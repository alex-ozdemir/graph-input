==> flow/design.v <==
module proj(input  logic       clk,
				input  logic [3:0]     switches,
				input  logic [2:0] miso,
				output logic       mosi,
				output logic       sclk,
				output logic       ncs,
				output logic [7:0] led_array,
				output logic [4:0] w_grnd,
				output logic [4:0] w_vcc,
				output logic       done);
	logic [9:0] data;
	logic enable;
	adc_read ADCR(
		.clk(clk),
		.sclk(sclk),
		.mosi(mosi),
		.miso(miso),
		.ncs(ncs),
		.n_sel(switches[2:0]),
		.data(data),
		.enable(enable),
		.done(done)
	);
	always_ff@(posedge clk)
	begin	
		if(enable&done) enable<=0;
		else enable <=1;
	end
	assign led_array = (switches[3])?data[9:2]:0;
endmodule
module adc_read(input logic clk,
                output logic sclk,
				    output logic mosi,
					 output logic ncs,
					 input  logic [2:0] miso,
					 input  logic [2:0] n_sel,
					 output logic [9:0] data,
					 input logic enable,  
					 output logic done);  
	logic [31:0] counter;
	logic [9:0] spi_register;
	logic [9:0] next_spi_reg;
	logic sclk_negedge;
	logic sclk_posedge;
	logic [31:0] next_counter;
	logic [9:0] next_spi_reg2;
	clock_mult CM(.clk(clk), .sclk(sclk));
	neg_edge NE(.clk(clk), .wave(sclk), .pulse(sclk_negedge));
	pos_edge PE(.clk(clk), .wave(sclk), .pulse(sclk_posedge));
	pos_edge PE2(.clk(clk), .wave(enable), .pulse(enable_posedge));
	always_ff @ (posedge clk)
	begin
		if (sclk_negedge)
		begin
			mosi <= spi_register[9];
		end
		counter <= next_counter;
		spi_register <= next_spi_reg;
		done <=  enable ? ( (counter >= 5'd16) ? 1'b1 : done) : 1'b0;
		if (counter == 5'd16 && ~done)
			data <= spi_register;
	end
	assign next_spi_reg2 =
					   sclk_posedge ? {spi_register[8:0], miso[n_sel[2:1]]} :
									   	spi_register;
	assign next_spi_reg = enable ? next_spi_reg2 : {3'b011, n_sel[0], 1'b1, 5'b0};
	assign next_counter = enable ? (sclk_posedge ? counter + 1 : counter) : 32'b0;
	assign ncs = ~(enable&~done);
endmodule
module neg_edge(input logic clk,
				    input logic wave,
				    output logic pulse);
	logic last_wave;
	initial last_wave=0;
	always_ff @ (posedge clk)
	begin
		last_wave = wave;
	end
	assign pulse = (last_wave != wave) && ~wave;
endmodule
module pos_edge(input logic clk,
				    input logic wave,
				    output logic pulse);
	logic last_wave;
	initial last_wave=0;
	always_ff @ (posedge clk)
	begin
		last_wave = wave;
	end
	assign pulse = (last_wave != wave) && wave;
endmodule
module counter5b(input logic clk,
					  input logic reset,
					  output logic [4:0] counter);
	initial counter=0;
	always_ff @ (posedge clk)
		if (reset)
			counter <= 5'b0;
		else
			counter <= counter + 1;
endmodule
module clock_mult(input logic clk,
					   output logic sclk);
	logic [4:0] counter;
	counter5b c5b(.clk(clk), .reset(1'b0), .counter(counter));
	assign sclk = counter[4];
endmodule
# From RTL to reports: proj
# Tool output for the design above, in the order of the flow.
# Lines are those of the file above, counted from 1.
# A cell with -- has no value.
# design
top_module,proj
clock,clk
lib,sky130hd
lib_corner,tt_025C_1v80

# After elaboration
# Source: Yosys, flattened and elaborated, memories not mapped. Widths are those after wreduce. Registers that Yosys merges into a memory's read port (data or address) are not register bits. Print and check cells do not count. Equal cells are merged and count once.
# word_totals
input_bits,8
register_bits,61
# op_classes
n_shift,1
n_logic,5
n_cmp,1
muxes,4
add_sub_neg,2
reduce_and_logical,3
n_eq,3
# ops
op,count
adder 32 x 1 -> 32 bit (second input constant),1
>= comparator 32 x 5 -> 1 bit (second input constant),1
equality test 32 x 5 -> 1 bit (second input constant),1
two-way mux 10 bit,1
two-way mux 8 bit,1
two-way mux 7 bit,1
adder 5 x 1 -> 5 bit (second input constant),1
logical AND 1 bit,3
NOT 1 bit,3
indexed select 3 x 2 -> 1 bit,1
AND 1 bit,2
inequality test 2 x 1 -> 1 bit (second input constant),1
inequality test 1 bit,1
two-way mux 1 bit,1

# Logic depth
# Yosys ltp: most cells in a row. Word level: on the elaborated netlist, between registers, memories and ports. Mapped: between sequential cells and ports; inverters and the memories' decode and read muxes count.
# logic_depth
depth_word,4
ABC_AREA,0
mapped_depth,6
mapped_depth_nobuf,5

# Mapped cells and area
# The flow's flattened synthesis, as Yosys stat reports it; memories are mapped. The netlist is that of the ABC_AREA named above (0 if unset); the other value can give another one.
# The area totals of this step are shown rounded.
# mapped
synth_area_um2,2710
ffs,59
seq_area_um2,1280
stdcells,294
n_buf,23
# by_type
cell,count,type_area_um2
sky130_fd_sc_hd__dfxtp_1,49,980.941
sky130_fd_sc_hd__edfxtp_1,10,300.288
sky130_fd_sc_hd__nand2_1,37,138.883
sky130_fd_sc_hd__a21oi_1,25,125.12
sky130_fd_sc_hd__or4_1,13,97.594
sky130_fd_sc_hd__nand3_1,18,90.086
sky130_fd_sc_hd__o31ai_1,11,82.579
sky130_fd_sc_hd__buf_4,10,75.072
sky130_fd_sc_hd__xor2_1,8,70.067
sky130_fd_sc_hd__nor4_1,10,62.56
sky130_fd_sc_hd__and2_1,8,50.048
sky130_fd_sc_hd__nand4_1,8,50.048
sky130_fd_sc_hd__nor2_1,13,48.797
sky130_fd_sc_hd__xnor2_1,5,43.792
sky130_fd_sc_hd__ha_1,3,37.536
sky130_fd_sc_hd__inv_1,10,37.536
sky130_fd_sc_hd__mux2i_1,3,30.029
sky130_fd_sc_hd__or4b_1,3,30.029
# Not listed: further types 24, cells in them 50.
# The figures by module come from a second, unflattened synthesis with its own total; it is not the netlist above.
# unflattened
hier_cells,293
hier_area_um2,2810
# Each row is one instance without its submodules.
# by_module
module,n_inst,mod_area_um2,seq_area_um2,n_cells
adc_read,1,2390,1200,249
counter5b,1,195,100,18
proj,1,153,20.0,21
neg_edge,1,33.8,20.0,2
pos_edge,1,33.8,20.0,2
clock_mult,1,3.8,0.0,1

# Path before layout
# Path of least setup slack by OpenSTA after synthesis, without wires, with an ideal clock, recovery checks aside; 20% of the period is set as input and as output delay. Where synthesis merged equal registers, the netlist keeps one of their names.
# synth_timing
path_kind,reg2reg
start,reg ADCR.counter[6]
end,reg ADCR.counter[26]
path_buffers,1
clock_period_ns,2.2
setup_slack_ns,0.288
launch_ns,0.000
t_arrival_ns,1.842
setup_ns,0.070
driving_pins,6
required_ns,2.130
delay_ns,1.912
synth_period_reached_ns,1.912
# "delay_ns" is the arrival time less input delay plus setup time.
# "driving_pins": output pins that drive a net of the path, with the launching flip-flop's if there is one; two outputs of one cell count as two.
# "synth_period_reached_ns" = period - worst setup slack (recovery checks aside). The figure is calculated, with input and output delays left at 20% of the set period.
# Between the ends stands the longest chain of elaborated cells between them, by number of cells; it is not shown to be the way that was timed. Of several equally long chains one is given.
# A line is the first line of the expression or statement that the cell stems from. Yosys adds cells for indexed reads and writes and turns some case tables into memories.
# synth_between
cell_sequence,sky130_fd_sc_hd__dfxtp_1 > sky130_fd_sc_hd__nand4_4 > sky130_fd_sc_hd__or4_4 > sky130_fd_sc_hd__buf_6 > sky130_fd_sc_hd__or4_1 > sky130_fd_sc_hd__a21oi_1
elab_chain_len,1
cone_cells,1
cone_classes,add/sub: 1
# synth_lines
item,line,text
"start, declared",40,logic [31:0] counter;
"start, assigned",57,counter <= next_counter;
adder 32 x 1 -> 32 bit,67,assign next_counter = enable ? (sclk_posedge ? counter + 1 : counter) : 32'b0;
"end, assigned",57,
"end, declared",40,

# Worst path after layout
# From the final timing report of entry A: the path of least setup slack in the routed layout; clock arrival at registers is part of the times.
# layout_timing
path_kind,reg2reg
start,reg ADCR.counter[8]
end,reg ADCR.counter[28]
required_ns,2.47
setup_slack_ns,0.12
driving_pins,6
t_arrival_ns,2.35
launch_ns,0.34
path_buffers,1
clock_period_ns,2.21
setup_ns,0.07
# Between the ends stands the longest chain of elaborated cells between them, by number of cells; it is not shown to be the way that was timed. Of several equally long chains one is given.
# layout_between
cell_sequence,sky130_fd_sc_hd__dfxtp_1 > sky130_fd_sc_hd__nand4_4 > sky130_fd_sc_hd__buf_4 > sky130_fd_sc_hd__or4_4 > sky130_fd_sc_hd__or4_1 > sky130_fd_sc_hd__a21oi_1
elab_chain_len,1
cone_cells,1
cone_classes,add/sub: 1
# layout_lines
item,line,text
"start, declared",40,logic [31:0] counter;
"start, assigned",57,counter <= next_counter;
adder 32 x 1 -> 32 bit,67,assign next_counter = enable ? (sclk_posedge ? counter + 1 : counter) : 32'b0;
"end, assigned",57,
"end, declared",40,

# Flow measurements of proj on sky130hd: 2 stored runs with different settings, listed in no order. Input and output delays are each 20% of the period that was set; the output load is 0.01 pF.
# "achievedPeriod_ns": clock period set for the run, less the worst setup slack. It is reckoned from that one timing run; input and output delays stay at 20% of the period that was set.
# "worstPathTime_ns" means the part of the period allowed to the worst setup path (the constraints hold back 20% at inputs and 20% at outputs) less its slack; where the path has registers, the arrival times of their clocks count too.
# By "power_uw" is meant OpenSTA's value without simulated activity: inputs other than the clock are taken to toggle once in ten clock periods, and the tool carries that through the logic.
# The results are shown rounded.
# Among the settings, - means not set for that run.
run name,period_ns,CORE_UTILIZATION,PLACE_DENSITY_LB_ADDON,CELL_PAD_IN_SITES_DETAIL_PLACEMENT,TNS_END_PERCENT,ABC_AREA,CAP_MARGIN,CORE_MARGIN,SLEW_MARGIN,post_synth_area_um2,final_die_area_um2,final_stdcell_area_um2,util_pct,ws_setup_ns,total_negative_slack_ns,hold_worst_slack_ns,power_uw,achievedPeriod_ns,worstPathTime_ns,worst_path_kind
entry A,2.21,68,0.05,0,35,0,10,2,20,2710,4510,3080,82.3,0.121,0.000,0.402,1950,2.089,2.09,reg2reg
entry B,2.15,66,-,-,-,-,20,2,20,2710,4640,3130,78.9,0.129,0.000,0.401,2130,2.021,2.02,reg2reg
